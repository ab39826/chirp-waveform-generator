==> flow/design.v <==
module Chirp #(N = 32)(
  input clk,
  input rst,
  input [7:0] delay,           
  input reverse,               
  input [N-1:0] min_ctrl,      
  input [N-1:0] max_ctrl,      
  input [N-1:0] inc_rate,      
  input [N-1:0] div_rate,      
  output reg nco_reset,        
  output reg [N-1:0] nco_ctrl  
);
wire [N-1:0] stt_ctrl;
wire [N-1:0] end_ctrl;
wire end_flag;
assign stt_ctrl = reverse ? max_ctrl : min_ctrl;
assign end_ctrl = reverse ? min_ctrl : max_ctrl;
assign end_flag = reverse ? (nco_ctrl <= end_ctrl) : (nco_ctrl >= end_ctrl);
reg [N-1:0] rate_count;
reg [7:0] delay_count;
always @(posedge clk) begin
  if (rst) begin
    rate_count <= {N{1'b0}};
    delay_count <= 4'b0;
    nco_reset <= 1'b1;
    nco_ctrl <= {N{1'b0}};
  end else begin
    if (end_flag) begin
      nco_ctrl <= stt_ctrl;
      rate_count <= rate_count + 1'b1;
    end else if (rate_count >= div_rate) begin
      nco_ctrl <= reverse ? nco_ctrl - inc_rate : nco_ctrl + inc_rate;
      rate_count <= {N{1'b0}};
    end else
      rate_count <= rate_count + 1'b1;
    if (end_flag) begin
      if (delay_count >= delay)
        delay_count <= 8'b0;
      else
        delay_count <= delay_count + 1'b1;
    end
    nco_reset <= |delay_count;
  end
end
endmodule
module NCO #(N = 32)(
  input clk,                  
  input rst,                  
  input [N-1:0] ctrl,         
  output reg [15:0] sin_out,  
);
reg [N-1:0] phase;
always @(posedge clk) begin
  if (rst)
    phase <= {N{1'b0}};
  else
    phase <= phase + ctrl;
end
reg [5:0] sin_lut_sel;
reg [15:0] sin_lut_val;
always @(*) begin
  sin_lut_sel <= phase[N-2] ? ~(phase[N-3:N-8]-1'b1) : phase[N-3:N-8];
  if (phase[N-2] & ~|phase[N-3:N-8]) begin
    sin_out <= phase[N-1] ? 16'b10000000_00000001 : 16'b01111111_11111111;
  end else begin
    sin_out <= phase[N-1] ? (~sin_lut_val+1'b1) : sin_lut_val;    
  end
  case(sin_lut_sel)
    6'h00 : sin_lut_val <= 16'h0000;
    6'h01 : sin_lut_val <= 16'h0324;
    6'h02 : sin_lut_val <= 16'h0648;
    6'h03 : sin_lut_val <= 16'h096A;
    6'h04 : sin_lut_val <= 16'h0C8C;
    6'h05 : sin_lut_val <= 16'h0FAB;
    6'h06 : sin_lut_val <= 16'h12C8;
    6'h07 : sin_lut_val <= 16'h15E2;
    6'h08 : sin_lut_val <= 16'h18F9;
    6'h09 : sin_lut_val <= 16'h1C0B;
    6'h0A : sin_lut_val <= 16'h1F1A;
    6'h0B : sin_lut_val <= 16'h2223;
    6'h0C : sin_lut_val <= 16'h2528;
    6'h0D : sin_lut_val <= 16'h2826;
    6'h0E : sin_lut_val <= 16'h2B1F;
    6'h0F : sin_lut_val <= 16'h2E11;
    6'h10 : sin_lut_val <= 16'h30FB;
    6'h11 : sin_lut_val <= 16'h33DF;
    6'h12 : sin_lut_val <= 16'h36BA;
    6'h13 : sin_lut_val <= 16'h398C;
    6'h14 : sin_lut_val <= 16'h3C56;
    6'h15 : sin_lut_val <= 16'h3F17;
    6'h16 : sin_lut_val <= 16'h41CE;
    6'h17 : sin_lut_val <= 16'h447A;
    6'h18 : sin_lut_val <= 16'h471C;
    6'h19 : sin_lut_val <= 16'h49B4;
    6'h1A : sin_lut_val <= 16'h4C3F;
    6'h1B : sin_lut_val <= 16'h4EBF;
    6'h1C : sin_lut_val <= 16'h5133;
    6'h1D : sin_lut_val <= 16'h539B;
    6'h1E : sin_lut_val <= 16'h55F5;
    6'h1F : sin_lut_val <= 16'h5842;
    6'h20 : sin_lut_val <= 16'h5A82;
    6'h21 : sin_lut_val <= 16'h5CB3;
    6'h22 : sin_lut_val <= 16'h5ED7;
    6'h23 : sin_lut_val <= 16'h60EB;
    6'h24 : sin_lut_val <= 16'h62F1;
    6'h25 : sin_lut_val <= 16'h64E8;
    6'h26 : sin_lut_val <= 16'h66CF;
    6'h27 : sin_lut_val <= 16'h68A6;
    6'h28 : sin_lut_val <= 16'h6A6D;
    6'h29 : sin_lut_val <= 16'h6C23;
    6'h2A : sin_lut_val <= 16'h6DC9;
    6'h2B : sin_lut_val <= 16'h6F5E;
    6'h2C : sin_lut_val <= 16'h70E2;
    6'h2D : sin_lut_val <= 16'h7254;
    6'h2E : sin_lut_val <= 16'h73B5;
    6'h2F : sin_lut_val <= 16'h7504;
    6'h30 : sin_lut_val <= 16'h7641;
    6'h31 : sin_lut_val <= 16'h776B;
    6'h32 : sin_lut_val <= 16'h7884;
    6'h33 : sin_lut_val <= 16'h7989;
    6'h34 : sin_lut_val <= 16'h7A7C;
    6'h35 : sin_lut_val <= 16'h7B5C;
    6'h36 : sin_lut_val <= 16'h7C29;
    6'h37 : sin_lut_val <= 16'h7CE3;
    6'h38 : sin_lut_val <= 16'h7D89;
    6'h39 : sin_lut_val <= 16'h7E1D;
    6'h3A : sin_lut_val <= 16'h7E9C;
    6'h3B : sin_lut_val <= 16'h7F09;
    6'h3C : sin_lut_val <= 16'h7F61;
    6'h3D : sin_lut_val <= 16'h7FA6;
    6'h3E : sin_lut_val <= 16'h7FD8;
    6'h3F : sin_lut_val <= 16'h7FF5;
  endcase
end
endmodule
module WaveGenerator #(N = 32, M = 16)(
  input clk,
  input rst,
  input chirp_reverse,             
  input [7:0] chirp_delay,         
  input [N-1:0] chirp_min_ctrl,    
  input [N-1:0] chirp_max_ctrl,    
  input [N-1:0] chirp_inc_rate,    
  input [N-1:0] chirp_div_rate,    
  output reg [M-1:0] waveform,    
);
reg nco_reset;
reg [N-1:0] nco_ctrl;
wire chirp_nco_reset;
wire [N-1:0] chirp_nco_ctrl;
wire [15:0] sin_out;
always @(posedge clk) begin
  nco_ctrl <= chirp_nco_ctrl;
  nco_reset <= chirp_nco_reset;
  waveform <= sin_out;
end
NCO #(.N(N)) NCO0 (
  .clk     ( clk       ),  
  .rst     ( nco_reset ),  
  .ctrl    ( nco_ctrl  ),  
  .sin_out ( sin_out   )  
);
Chirp #(.N(N)) Chirp0 (
  .clk       ( clk             ),  
  .rst       ( rst             ),  
  .delay     ( chirp_delay     ),  
  .reverse   ( chirp_reverse   ),  
  .min_ctrl  ( chirp_min_ctrl  ),  
  .max_ctrl  ( chirp_max_ctrl  ),  
  .inc_rate  ( chirp_inc_rate  ),  
  .div_rate  ( chirp_div_rate  ),  
  .nco_reset ( chirp_nco_reset ),  
  .nco_ctrl  ( chirp_nco_ctrl  )   
);
endmodule
[From RTL to reports: WaveGenerator]
What the tools print for WaveGenerator, step after step.
Line numbers count from 1 in the design file above.
Operators carry their Yosys type and port widths (W data, S select, Z words).
A cell with -- has no value.
Set-up
  top: WaveGenerator
  clock: clk
  library: sky130hd
  library corner: tt_025C_1v80

[Word-level counts]
Counts by Yosys on the flattened word-level netlist (proc, flatten, opt, wreduce; memories kept). Register bits leave out memories and registers merged into their read ports (data or address). Print and check cells are left out. Cells with the same type and inputs are merged into one.
Yosys's memory passes give these memory sizes; they may raise the number of words (mostly to a power of two), join words into wider ones and drop unused or constant bits.
Storage and ports
  register bits: 154
  memory bits (read-only): 960
  memories: 1
  output and inout port bits: 16
  word-level cells: 40
Cells by class
  $add $sub $neg: 7
  $lt $le $gt $ge: 4
  muxes and demuxes: 13
  bitwise gates (word level): 3
  reduce/logical cells: 4
Memory list
  (name not given): words 64, width 15, read ports 1, wr ports 0, RTL line 68  | case(sin_lut_sel)
Operators with widths (number)
  $mux W32: 7
  $add A32 B32 Y32: 2
  $ge A32 B32 Y1: 2
  $mux W16: 3
  $add A32 B1 Y32 const B: 1
  $sub A32 B32 Y32: 1
  $le A32 B32 Y1: 1
  $add A16 B1 Y16 const B: 1
  $not A16 Y16: 1
  $add A8 B1 Y8 const B: 1
  $ge A8 B8 Y1: 1
  $reduce_or A8 Y1: 1
  $mux W8: 1
  $sub A6 B1 Y6 const B: 1
  $not A6 Y6: 1
  $reduce_or A6 Y1: 1
  $mux W6: 1
  $reduce_bool A2 Y1: 1
  $and A1 B1 Y1: 1
  $logic_not A1 Y1: 1
  $mux W1: 1

[Longest topological paths]
Longest topological path by Yosys (ltp), each cell counted once; first at word level (registers and memories cut), then after technology mapping (sequential cells cut; the memories' decode and read muxes count).
Logic depth
  depth in word-level cells: 4
  ABC_AREA: 0
  depth in mapped cells: 21
  mapped depth without buffers: 17

[Mapped cells and area]
Yosys stat after the flow's synthesis: flattened, memories mapped to cells. It holds for the ABC_AREA given above (unset counts as 0); a run with the other value may have another netlist.
Cells by type (number)
  sky130_fd_sc_hd__dfxtp_1: 154
  sky130_fd_sc_hd__ha_1: 155
  sky130_fd_sc_hd__mux2i_1: 67
  sky130_fd_sc_hd__xnor2_1: 76
  sky130_fd_sc_hd__nor2_1: 163
  sky130_fd_sc_hd__a211oi_1: 77
  sky130_fd_sc_hd__a21oi_1: 109
  sky130_fd_sc_hd__nand2_1: 116
  sky130_fd_sc_hd__xor2_1: 40
  sky130_fd_sc_hd__o21ai_0: 68
  sky130_fd_sc_hd__inv_1: 90
  sky130_fd_sc_hd__a21o_1: 44
  sky130_fd_sc_hd__nand3_1: 51
  sky130_fd_sc_hd__nor2b_1: 40
  sky130_fd_sc_hd__nor3_1: 49
  sky130_fd_sc_hd__clkbuf_1: 41
  sky130_fd_sc_hd__a31oi_1: 24
  sky130_fd_sc_hd__and3_1: 18
Not listed: further types 68, cells in them 304.
Mapped netlist
  mapped cells: 1686
  cell area after synthesis: 13456.7 um^2
  sequential part of the area: 3083.0 um^2
  mapped flip-flops: 154
  buffer cells: 77
By module: a second synthesis without flattening, with its own total; a netlist apart from the flattened one above.
Second synthesis, totals
  cells (unflattened synthesis): 1742
  area (unflattened synthesis): 13875.8 um^2
Rows give one instance, submodules left out.
By module
  Chirp #(N=32): instances 1, cells 1001, area 7842.5 um^2, seq. area 1461.4 um^2
  NCO #(N=32): instances 1, cells 692, area 5052.3 um^2, seq. area 640.6 um^2
  WaveGenerator: instances 1, cells 49, area 980.9 um^2, seq. area 980.9 um^2

[Path before layout]
Source: OpenSTA report_checks on the synthesized netlist (no wires, ideal clock, input and output delay 20% of the period each), path of least setup slack; recovery checks are left aside. Register names are those of the netlist, which keeps one name where synthesis merged equal registers.
Timing after synthesis
  path type: input to register
  start point: input chirp_reverse
  end point: register Chirp0.nco_ctrl[9]
  clock period: 5.03 ns
  external input delay: 1.006 ns
  setup time: 0.086 ns
  launch time at the first pin: 1.006 ns
  arrival time: 5.049 ns
  required time: 4.944 ns
  path slack: -0.104 ns
  delay of the path: 4.129 ns
  stages on the path: 16
  path buffers: 6
  synthesis period reached: 5.134 ns
"delay of the path" is the arrival time less input delay plus setup time.
"stages on the path" counts driving pins, that of a launching flip-flop among them; a cell with two outputs on the path counts twice.
"synthesis period reached" = period - worst setup slack (recovery checks aside). The figure is calculated, with input and output delays left at 20% of the set period.
Between the ends stands the longest chain of elaborated cells between them, by number of cells; it is not shown to be the way that was timed. Of several equally long chains one is given.
Each line given opens the expression or statement behind the cell; cells for indexed reads and writes are added by Yosys, which also makes memories of some case tables.
At most two assigning lines are given for a register; there are more.
Between the ends, after synthesis
  cell sequence: sky130_fd_sc_hd__clkbuf_1 -> sky130_fd_sc_hd__clkbuf_1 -> sky130_fd_sc_hd__buf_1 -> sky130_fd_sc_hd__clkbuf_1 -> sky130_fd_sc_hd__mux2i_1 -> sky130_fd_sc_hd__ha_1 -> sky130_fd_sc_hd__nor2b_1 -> sky130_fd_sc_hd__o211ai_1 -> sky130_fd_sc_hd__a21oi_1 -> sky130_fd_sc_hd__o311a_1 -> sky130_fd_sc_hd__or4_1 -> sky130_fd_sc_hd__nand2_1 -> sky130_fd_sc_hd__clkbuf_1 -> sky130_fd_sc_hd__buf_1 -> sky130_fd_sc_hd__a211oi_1 -> sky130_fd_sc_hd__a211oi_1
  cells in the longest elaborated chain: 4
  elaborated cells between the ends (all ways): 9
  source lines of those cells: 6
RTL lines, path after synthesis
  start, declared: RTL line 139  | input chirp_reverse,
  $mux W32: RTL line 17  | assign end_ctrl = reverse ? min_ctrl : max_ctrl;
  $ge A32 B32 Y1: RTL line 18  | assign end_flag = reverse ? (nco_ctrl <= end_ctrl) : (nco_ctrl >= end_ctrl);
  $mux W1: RTL line 18
  $mux W32: RTL line 28  | if (end_flag) begin
  end, assigned: RTL line 29  | nco_ctrl <= stt_ctrl;
  end, assigned: RTL line 32  | nco_ctrl <= reverse ? nco_ctrl - inc_rate : nco_ctrl + inc_rate;
  end, declared: RTL line 11  | output reg [N-1:0] nco_ctrl

[Path in the finished layout]
From the final timing report of job 1: the path of least setup slack in the routed layout; clock arrival at registers is part of the times.
Timing after layout
  path type: input to register
  start point: input chirp_inc_rate[9]
  end point: register Chirp0.nco_ctrl[25]
  clock period: 5.29 ns
  external input delay: 1.06 ns
  setup time: 0.13 ns
  launch time at the first pin: 1.06 ns
  arrival time: 4.53 ns
  required time: 5.59 ns
  path slack: 1.06 ns
  stages on the path: 17
  path buffers: 2
Between the ends stands the longest chain of elaborated cells between them, by number of cells; it is not shown to be the way that was timed. Of several equally long chains one is given.
At most two assigning lines are given for a register; there are more.
Between the ends, after layout
  cell sequence: sky130_fd_sc_hd__buf_6 -> sky130_fd_sc_hd__or4_4 -> sky130_fd_sc_hd__nor3_4 -> sky130_fd_sc_hd__nand3_2 -> sky130_fd_sc_hd__nor2_4 -> sky130_fd_sc_hd__a31oi_2 -> sky130_fd_sc_hd__xnor2_1 -> sky130_fd_sc_hd__ha_1 -> sky130_fd_sc_hd__a21o_1 -> sky130_fd_sc_hd__a31o_4 -> sky130_fd_sc_hd__a221oi_4 -> sky130_fd_sc_hd__buf_4 -> sky130_fd_sc_hd__nand3_2 -> sky130_fd_sc_hd__a21o_1 -> sky130_fd_sc_hd__a211o_1 -> sky130_fd_sc_hd__a221oi_2 -> sky130_fd_sc_hd__a211oi_1
  cells in the longest elaborated chain: 4
  elaborated cells between the ends (all ways): 5
  source lines of those cells: 3
RTL lines, path after layout
  start, declared: RTL line 143  | input [N-1:0] chirp_inc_rate,
  $add A32 B32 Y32: RTL line 32  | nco_ctrl <= reverse ? nco_ctrl - inc_rate : nco_ctrl + inc_rate;
  $mux W32: RTL line 32
  $mux W32: RTL line 31  | end else if (rate_count >= div_rate) begin
  $mux W32: RTL line 28  | if (end_flag) begin
  end, assigned: RTL line 29  | nco_ctrl <= stt_ctrl;
  end, assigned: RTL line 32
  end, declared: RTL line 11  | output reg [N-1:0] nco_ctrl

Stored flow runs of WaveGenerator (2 of them; Yosys, OpenROAD, sky130hd). They differ in their settings and are not a sequence. Constraints: input delay and output delay 20% of the set period each, output load 0.01 pF.
"achieved clock period (ns)": clock period set for the run, less the worst setup slack. It is reckoned from that one timing run; input and output delays stay at 20% of the period that was set.
"finish__power__total" rests on the timing tool's default activity at the inputs, not on a simulated workload.

Flow files of job 1
==> flow/run.sh <==
#!/bin/bash
# the make line also repeats the synthesis and layout settings of config.mk as NAME=value (left out here)
make -C /OpenROAD-flow-scripts/flow DESIGN_CONFIG=/design/flow/config.mk WORK_HOME=/design/flow/orfs CLKGATE_MAP_FILE= finish
==> flow/config.mk <==
export PLATFORM = sky130hd
export DESIGN_NAME = WaveGenerator
export DESIGN_NICKNAME = WaveGenerator
export VERILOG_FILES = /design/flow/design.v
export SDC_FILE = /design/flow/constraint.sdc
export NUM_CORES = 4
export LEC_CHECK = 0
export CAP_MARGIN = 20
export CORE_MARGIN = 2
export CORE_UTILIZATION = 40
export SETUP_SLACK_MARGIN = 1.36
export SLEW_MARGIN = 20
==> flow/constraint.sdc <==
create_clock -name core_clock -period 5.29 [get_ports {clk}]
set_input_delay 1.0580 -clock core_clock [delete_from_list [all_inputs] [get_ports {clk}]]
set_output_delay 1.0580 -clock core_clock [all_outputs]
set_load 0.01 [all_outputs]

report of job 1
yosys chip area after synthesis (um^2): 13456.7
finish__design__die__area: 35124.4
finish__design__instance__area__stdcell: 17350.4
finish__design__instance__utilization: 0.5200
finish__timing__setup__ws: 1.060
finish__timing__hold__ws: 0.330
finish__power__total: 5.639e-03
achieved clock period (ns): 4.230

Flow files of job 2
==> flow/run.sh <==
#!/bin/bash
# the make line also repeats the synthesis and layout settings of config.mk as NAME=value (left out here)
make -C /OpenROAD-flow-scripts/flow DESIGN_CONFIG=/design/flow/config.mk WORK_HOME=/design/flow/orfs CLKGATE_MAP_FILE= finish
==> flow/config.mk <==
export PLATFORM = sky130hd
export DESIGN_NAME = WaveGenerator
export DESIGN_NICKNAME = WaveGenerator
export VERILOG_FILES = /design/flow/design.v
export SDC_FILE = /design/flow/constraint.sdc
export NUM_CORES = 4
export LEC_CHECK = 0
export ABC_AREA = 0
export CAP_MARGIN = 20
export CORE_MARGIN = 2
export CORE_UTILIZATION = 71
export GPL_ROUTABILITY_DRIVEN = 0
export SETUP_SLACK_MARGIN = 0.14
export SLEW_MARGIN = 20
==> flow/constraint.sdc <==
create_clock -name core_clock -period 6.89 [get_ports {clk}]
set_input_delay 1.3780 -clock core_clock [delete_from_list [all_inputs] [get_ports {clk}]]
set_output_delay 1.3780 -clock core_clock [all_outputs]
set_load 0.01 [all_outputs]

report of job 2
yosys chip area after synthesis (um^2): 13456.7
finish__design__die__area: 20070.4
finish__design__instance__area__stdcell: 15642.5
finish__design__instance__utilization: 0.8391
finish__timing__setup__ws: 1.244
finish__timing__hold__ws: 0.334
finish__power__total: 3.977e-03
achieved clock period (ns): 5.646
